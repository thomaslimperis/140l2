==> flow/design.v <==
module alarm(
  input[6:0]   tmin,
               amin,
			   thrs,
			   ahrs,						 
  output logic buzz
);
  always_comb
    buzz = tmin==amin && thrs==ahrs;
endmodule
module ct_mod_N #(parameter N=60)(
  input clk, rst, en,
  output logic[6:0] ct_out,
  output logic      z);
  always_ff @(posedge clk)
    if(rst)
	  ct_out <= 0;
	else if(en)
	  ct_out <= (ct_out+1)%N;	   
  always_comb z = ct_out==(N-1);    
endmodule
module lcd_int(
  input[6:0] bin_in,
  output logic [6:0] Segment1,
                     Segment0);
  logic[6:0] bin0;
  assign bin0 = bin_in % 10;   
  logic[6:0] bin1;
  assign bin1 = (bin_in - bin0)/10;
  always_comb case(bin0) 
    4'b0000 : Segment0 = 7'h7E;
    4'b0001 : Segment0 = 7'h30;
    4'b0010 : Segment0 = 7'h6D;
    4'b0011 : Segment0 = 7'h79;
    4'b0100 : Segment0 = 7'h33;          
    4'b0101 : Segment0 = 7'h5B;
    4'b0110 : Segment0 = 7'h5F;
    4'b0111 : Segment0 = 7'h70;
    4'b1000 : Segment0 = 7'h7F;
    4'b1001 : Segment0 = 7'h7B;
	default : Segment0 = 7'h00;
  endcase
    always_comb case(bin1) 
    4'b0000 : Segment1 = 7'h7E;
    4'b0001 : Segment1 = 7'h30;
    4'b0010 : Segment1 = 7'h6D;
    4'b0011 : Segment1 = 7'h79;
    4'b0100 : Segment1 = 7'h33;          
    4'b0101 : Segment1 = 7'h5B;
    4'b0110 : Segment1 = 7'h5F;
    4'b0111 : Segment1 = 7'h70;
    4'b1000 : Segment1 = 7'h7F;
    4'b1001 : Segment1 = 7'h7B;
	default : Segment1 = 7'h00;
  endcase
endmodule
module struct_diag(
  input Reset,
        Timeset, 	   
        Alarmset,	   
		Minadv,
		Hrsadv,
		Alarmon,
		Pulse,		   
  output [6:0] S1disp, S0disp, 	    
               M1disp, M0disp, 
               H1disp, H0disp,
  output logic Buzz);	            
  logic[6:0] TSec, TMin, THrs,      
             AMin, AHrs;		    
  logic[6:0] Min, Hrs;
  logic Szero, Mzero, Hzero, 	    
        TMen, THen, AMen, AHen; 
logic turnOn; 
  ct_mod_N #(.N()) Sct(
    .clk(Pulse), .rst(Reset), .en(1'b1), .ct_out(TSec), .z(Szero)
    );
  ct_mod_N #(.N()) Mct(
    .clk(Pulse), .rst(Reset), .en(TMen), .ct_out(TMin), .z(Mzero)
    );
  ct_mod_N #(.N(24)) Hct(
	.clk(Pulse), .rst(Reset), .en(THen), .ct_out(THrs), .z(Hzero)
    );
  ct_mod_N #(.N()) Mreg(
    .clk(Pulse), .rst(Reset), .en(AMen), .ct_out(AMin), .z()
    ); 
  ct_mod_N #(.N()) Hreg(
    .clk(Pulse), .rst(Reset), .en(AHen), .ct_out(AHrs), .z()
    ); 
  lcd_int Sdisp(
    .bin_in (TSec)  ,
	.Segment1  (S1disp),
	.Segment0  (S0disp)
	);
  lcd_int Mdisp(
    .bin_in (Min) ,
	.Segment1  (M1disp),
	.Segment0  (M0disp)
	);
  lcd_int Hdisp(
    .bin_in (Hrs),
	.Segment1  (H1disp),
	.Segment0  (H0disp)
	);
always_comb begin
	if(Alarmset)begin
		Hrs = AHrs;
		Min = AMin;
	end else begin
		Hrs = THrs;
		Min = TMin;
	end	
end
  alarm a1(
    .tmin(TMin), .amin(AMin), .thrs(THrs), .ahrs(AHrs), .buzz(turnOn)
	);
assign Buzz = Alarmon && turnOn;
always_comb begin
	TMen = (!Timeset && Szero) ||(Timeset && Minadv);
	THen =(Mzero && Szero && !Timeset) ||(Timeset && Hrsadv);		
end
always_comb begin
	AMen = Alarmset && Minadv;
	AHen = Alarmset && Hrsadv;	
end
endmodule
### Step by step through the tools: struct_diag

What the tools print for struct_diag, step after step.
Line numbers count from 1 in the design file above.
Not given: n/a

| inputs | value |
|---|---|
| design top | struct_diag |
| clock | Pulse |
| standard-cell library | sky130hd |
| library corner | tt_025C_1v80 |

### After elaboration

Counts by Yosys on the flattened word-level netlist (proc, flatten, opt, wreduce; memories kept). Register bits leave out memories and registers merged into their read ports (data or address); mux counts leave out enables and synchronous resets folded into registers. Print and check cells are left out. Cells with the same type and inputs are merged into one.
Yosys's memory passes give these memory sizes; they may raise the number of words (mostly to a power of two), join words into wider ones and drop unused or constant bits.

| bit counts | value |
|---|---|
| output and inout bits | 43 |
| bits in writable memories | 0 |
| latch bits | 0 |
| word width x clocked read ports | 0 |
| input port bits | 7 |
| memory cells | 6 |
| flip-flop bits (word level) | 35 |
| bits in read-only memories | 672 |
| cells after elaboration | 60 |

Memory list:

| name | depth | bits a word | rd ports | wr ports | line | RTL |
|---|---|---|---|---|---|---|
| (name not given) | 16 | 7 | 1 | 0 | 43 | `always_comb case(bin1)` |
| (name not given) | 16 | 7 | 1 | 0 | 30 | `always_comb case(bin0)` |
| (name not given) | 16 | 7 | 1 | 0 | 43 |  |
| (name not given) | 16 | 7 | 1 | 0 | 30 |  |
| (name not given) | 16 | 7 | 1 | 0 | 43 |  |
| (name not given) | 16 | 7 | 1 | 0 | 30 |  |

| operators by class | value |
|---|---|
| shifts and indexed selects | 0 |
| bitwise gates (word level) | 0 |
| $lt $le $gt $ge | 0 |
| $add $sub $neg | 8 |
| equal/unequal tests | 4 |
| multiply operators | 0 |
| muxes and demuxes | 8 |
| divide/modulo/power cells | 11 |
| reductions and logical operators | 18 |

Operators with widths:

| kind | count |
|---|---|
| remainder unit 32 x 6 -> 32 bit (second input constant) | 4 |
| divider 32 x 4 -> 32 bit (second input constant) | 3 |
| remainder unit 7 x 4 -> 32 bit (second input constant) | 3 |
| remainder unit 32 x 5 -> 32 bit (second input constant) | 1 |
| 2-to-1 mux 7 bit | 8 |
| adder 7 x 1 -> 8 bit (second input constant) | 5 |
| subtractor 7 x 7 -> 8 bit | 3 |
| zero test 3 bit | 6 |
| equality test 7 x 6 -> 1 bit (second input constant) | 2 |
| equality test 7 bit | 2 |
| logical AND 1 bit | 9 |
| logical OR 1 bit | 2 |
| zero test 1 bit | 1 |

### Longest topological paths

Longest topological path by Yosys (ltp), each cell counted once; first at word level (registers and memories cut), then after technology mapping (sequential cells cut; the memories' decode and read muxes count).

| depth | value |
|---|---|
| word-level depth | 6 |
| ABC_AREA | 0 |
| depth in mapped cells | 43 |

### Mapped cells and area

The flow's flattened synthesis, as Yosys stat reports it; memories are mapped. The netlist is that of the ABC_AREA named above (0 if unset); the other value can give another one.
Totals and module areas in this step are rounded.

| mapped netlist | value |
|---|---|
| cell area after synthesis | 8510 um^2 |
| standard cells after synthesis | 1202 |
| mapped flip-flops | 35 |

Cell types:

| cell | count | area in all (um^2) |
|---|---|---|
| sky130_fd_sc_hd__ha_1 | 72 | 900.864 |
| sky130_fd_sc_hd__dfxtp_1 | 35 | 700.672 |
| sky130_fd_sc_hd__xnor2_1 | 70 | 613.088 |
| sky130_fd_sc_hd__nor2_1 | 144 | 540.518 |
| sky130_fd_sc_hd__a21oi_1 | 91 | 455.437 |
| sky130_fd_sc_hd__nand2_1 | 95 | 356.592 |
| sky130_fd_sc_hd__xor2_1 | 37 | 324.061 |
| sky130_fd_sc_hd__o21ai_0 | 62 | 310.298 |
| sky130_fd_sc_hd__mux2i_1 | 29 | 290.278 |
| sky130_fd_sc_hd__nand3_1 | 42 | 210.202 |
| sky130_fd_sc_hd__o21a_1 | 22 | 165.158 |
| sky130_fd_sc_hd__clkbuf_1 | 43 | 161.405 |
| sky130_fd_sc_hd__inv_1 | 41 | 153.898 |
| sky130_fd_sc_hd__nor3_1 | 29 | 145.139 |
| sky130_fd_sc_hd__and2_1 | 22 | 137.632 |
| sky130_fd_sc_hd__mux2_2 | 12 | 135.13 |
| sky130_fd_sc_hd__and3_1 | 21 | 131.376 |
| sky130_fd_sc_hd__nand4_1 | 21 | 131.376 |

Other cell types: 86; their cells: 314.
The figures by module come from a second, unflattened synthesis with its own total; it is not the netlist above.

| unflattened totals | value |
|---|---|
| cell total of the unflattened synthesis | 1546 |
| area (unflattened synthesis) | 11100 um^2 |

Each row is one instance without its submodules.

Modules:

| module | area (um^2) | times used | cells |
|---|---|---|---|
| lcd_int | 2370 | 3 | 347 |
| ct_mod_N | 732 | 4 | 95 |
| ct_mod_N (N=24) | 634 | 1 | 82 |
| struct_diag | 268 | 1 | 24 |
| alarm | 158 | 1 | 19 |

### Worst setup path after synthesis

Source: OpenSTA report_checks on the synthesized netlist (no wires, ideal clock, input and output delay 20% of the period each), path of least setup slack; recovery checks are left aside. Register names are those of the netlist, which keeps one name where synthesis merged equal registers.

| timing post-synthesis | value |
|---|---|
| path type | in2out |
| start point | input port Alarmset |
| end point | output port M1disp[3] |
| input delay | 2.560 ns |
| buffers on the path | 4 |
| arrival time | 10.007 ns |
| path delay | 7.447 ns |
| setup slack | 0.233 ns |
| stages on the path | 37 |
| data required time | 10.240 ns |
| clock period | 12.8 ns |
| synthesis period reached | 12.567 ns |

"path delay" = arrival - input delay + setup time.
At an output port there is no setup time.
"stages on the path": output pins that drive a net of the path, with the launching flip-flop's if there is one; two outputs of one cell count as two.
"synthesis period reached" = period - worst setup slack (recovery checks aside). The figure is calculated, with input and output delays left at 20% of the set period.
Between the ends stands the longest chain of elaborated cells between them, by number of cells; it is not shown to be the way that was timed. Of several equally long chains one is given.
Each line given opens the expression or statement behind the cell; cells for indexed reads and writes are added by Yosys, which also makes memories of some case tables.
The chain passes a memory read, where the word-level depth is cut; so it can be longer than that depth.

| between the ends, post-synthesis | value |
|---|---|
| cells stage by stage | sky130_fd_sc_hd__buf_6 > sky130_fd_sc_hd__mux2i_2 > sky130_fd_sc_hd__buf_2 > sky130_fd_sc_hd__nand2_1 > sky130_fd_sc_hd__ha_1 > sky130_fd_sc_hd__nand2b_1 > sky130_fd_sc_hd__clkbuf_1 > sky130_fd_sc_hd__a21oi_1 > sky130_fd_sc_hd__o21ai_0 > sky130_fd_sc_hd__a21oi_1 > sky130_fd_sc_hd__ha_1 > sky130_fd_sc_hd__o21ai_0 > sky130_fd_sc_hd__a221oi_2 > sky130_fd_sc_hd__o21ai_1 > sky130_fd_sc_hd__a311oi_1 > sky130_fd_sc_hd__nor2_1 > sky130_fd_sc_hd__nand2_1 > sky130_fd_sc_hd__nand2_1 > sky130_fd_sc_hd__ha_1 > sky130_fd_sc_hd__inv_1 > sky130_fd_sc_hd__xnor2_1 > sky130_fd_sc_hd__nand2b_1 > sky130_fd_sc_hd__nand2_1 > sky130_fd_sc_hd__nand3_1 > sky130_fd_sc_hd__mux2_4 > sky130_fd_sc_hd__and4_4 > sky130_fd_sc_hd__o32ai_4 > sky130_fd_sc_hd__or3_1 > sky130_fd_sc_hd__o22ai_1 > sky130_fd_sc_hd__or3_1 > sky130_fd_sc_hd__buf_2 > sky130_fd_sc_hd__or3_1 > sky130_fd_sc_hd__a21o_1 > sky130_fd_sc_hd__and4_1 > sky130_fd_sc_hd__ha_1 > sky130_fd_sc_hd__mux2_2 > sky130_fd_sc_hd__a21boi_0 |
| cells in the longest elaborated chain | 6 |

RTL lines, path post-synthesis:

| what | line | RTL |
|---|---|---|
| from (decl) | 60 | `Alarmset,` |
| 2-to-1 mux 7 bit | 106 | `if(Alarmset)begin` |
| remainder unit 7 x 4 -> 32 bit | 27 | `assign bin0 = bin_in % 10;` |
| subtractor 7 x 7 -> 8 bit | 29 | `assign bin1 = (bin_in - bin0)/10;` |
| divider 32 x 4 -> 32 bit | 29 |  |
| memory (16 x 7 bit) | 43 | `always_comb case(bin1)` |
| 2-to-1 mux 7 bit | 43 |  |
| to (decl) | 66 | `M1disp, M0disp,` |

### Path in the finished layout

From the final timing report of job 1: the path of least setup slack in the routed layout; clock arrival at registers is part of the times.

| timing post-layout | value |
|---|---|
| path type | in2out |
| start point | input port Alarmset |
| end point | output port M1disp[3] |
| input delay | 3.92 ns |
| setup slack | 1.84 ns |
| clock period | 19.6 ns |
| arrival time | 13.84 ns |
| stages on the path | 35 |
| data required time | 15.68 ns |
| buffers on the path | 2 |

Between the ends stands the longest chain of elaborated cells between them, by number of cells; it is not shown to be the way that was timed. Of several equally long chains one is given.
The chain passes a memory read, where the word-level depth is cut; so it can be longer than that depth.

| between the ends, post-layout | value |
|---|---|
| cells stage by stage | sky130_fd_sc_hd__buf_2 > sky130_fd_sc_hd__mux2i_4 > sky130_fd_sc_hd__inv_2 > sky130_fd_sc_hd__ha_1 > sky130_fd_sc_hd__nand2b_1 > sky130_fd_sc_hd__a21oi_1 > sky130_fd_sc_hd__o21ai_0 > sky130_fd_sc_hd__a21oi_1 > sky130_fd_sc_hd__ha_1 > sky130_fd_sc_hd__o21ai_0 > sky130_fd_sc_hd__a221oi_2 > sky130_fd_sc_hd__o21ai_1 > sky130_fd_sc_hd__a311oi_1 > sky130_fd_sc_hd__nor2_1 > sky130_fd_sc_hd__nand2_1 > sky130_fd_sc_hd__nand2_1 > sky130_fd_sc_hd__ha_1 > sky130_fd_sc_hd__inv_1 > sky130_fd_sc_hd__xnor2_1 > sky130_fd_sc_hd__nand2b_1 > sky130_fd_sc_hd__nand2_1 > sky130_fd_sc_hd__a31oi_1 > sky130_fd_sc_hd__nand4_1 > sky130_fd_sc_hd__and3_1 > sky130_fd_sc_hd__nor2_1 > sky130_fd_sc_hd__o31ai_1 > sky130_fd_sc_hd__nor3b_1 > sky130_fd_sc_hd__nor3_2 > sky130_fd_sc_hd__nor2b_2 > sky130_fd_sc_hd__o21ai_1 > sky130_fd_sc_hd__and4_1 > sky130_fd_sc_hd__ha_1 > sky130_fd_sc_hd__mux2_2 > sky130_fd_sc_hd__a21boi_0 > sky130_fd_sc_hd__clkdlybuf4s50_1 |
| cells in the longest elaborated chain | 6 |

RTL lines, path post-layout:

| what | line | RTL |
|---|---|---|
| from (decl) | 60 | `Alarmset,` |
| 2-to-1 mux 7 bit | 106 | `if(Alarmset)begin` |
| remainder unit 7 x 4 -> 32 bit | 27 | `assign bin0 = bin_in % 10;` |
| subtractor 7 x 7 -> 8 bit | 29 | `assign bin1 = (bin_in - bin0)/10;` |
| divider 32 x 4 -> 32 bit | 29 |  |
| memory (16 x 7 bit) | 43 | `always_comb case(bin1)` |
| 2-to-1 mux 7 bit | 43 |  |
| to (decl) | 66 | `M1disp, M0disp,` |

Hand-over note for struct_diag

Below are 2 stored runs of the flow (Yosys, OpenROAD; platform sky130hd) on struct_diag, each with its settings and what was measured, unordered. Constraints: input delay and output delay 20% of the set period each, output load 0.01 pF.
"worst setup path time" is the time allowed to the run's worst setup path (the clock period less input and output delay, where it has them) less its slack. Clock arrival times count: a late capture clock shortens it, a late launch clock lengthens it.
"power consumption": no workload was simulated; the value follows from the tool's default switching activity.
Results are given in rounded form.

#### Job 1

| setting | value |
|---|---|
| period_ns | `19.6` |
| CORE_UTILIZATION | `57` |
| PLACE_DENSITY | `0.93` |
| CORE_ASPECT_RATIO | `0.53` |
| CORE_MARGIN | `5` |
| TNS_END_PERCENT | `40` |
| CTS_CLUSTER_SIZE | `45` |
| MAX_ROUTING_LAYER | `met4` |
| CAP_MARGIN | `20` |
| SLEW_MARGIN | `20` |

| result | value |
|---|---|
| netlist area reported by Yosys | 8510 um^2 |
| worst slack on setup checks | 1.84 ns |
| overall die area | 17600 um^2 |
| power consumption | 1290 uW |
| total negative slack on setup checks | 0.000 ns |
| standard-cell area after routing | 9170 um^2 |
| worst setup path time | 9.92 ns |
| worst setup path type | in2out |
| utilization of the finished layout | 0.629 |
| post-route worst hold slack | 0.536 ns |

#### Job 2

| setting | value |
|---|---|
| period_ns | `11.5` |
| CAP_MARGIN | `20` |
| CORE_MARGIN | `2` |
| CORE_UTILIZATION | `40` |
| SLEW_MARGIN | `20` |

| result | value |
|---|---|
| netlist area reported by Yosys | 8510 um^2 |
| worst slack on setup checks | 0.381 ns |
| overall die area | 22500 um^2 |
| power consumption | 2450 uW |
| total negative slack on setup checks | 0.000 ns |
| standard-cell area after routing | 11300 um^2 |
| worst setup path time | 6.52 ns |
| worst setup path type | in2out |
| utilization of the finished layout | 0.538 |
| post-route worst hold slack | 0.518 ns |

End of note.
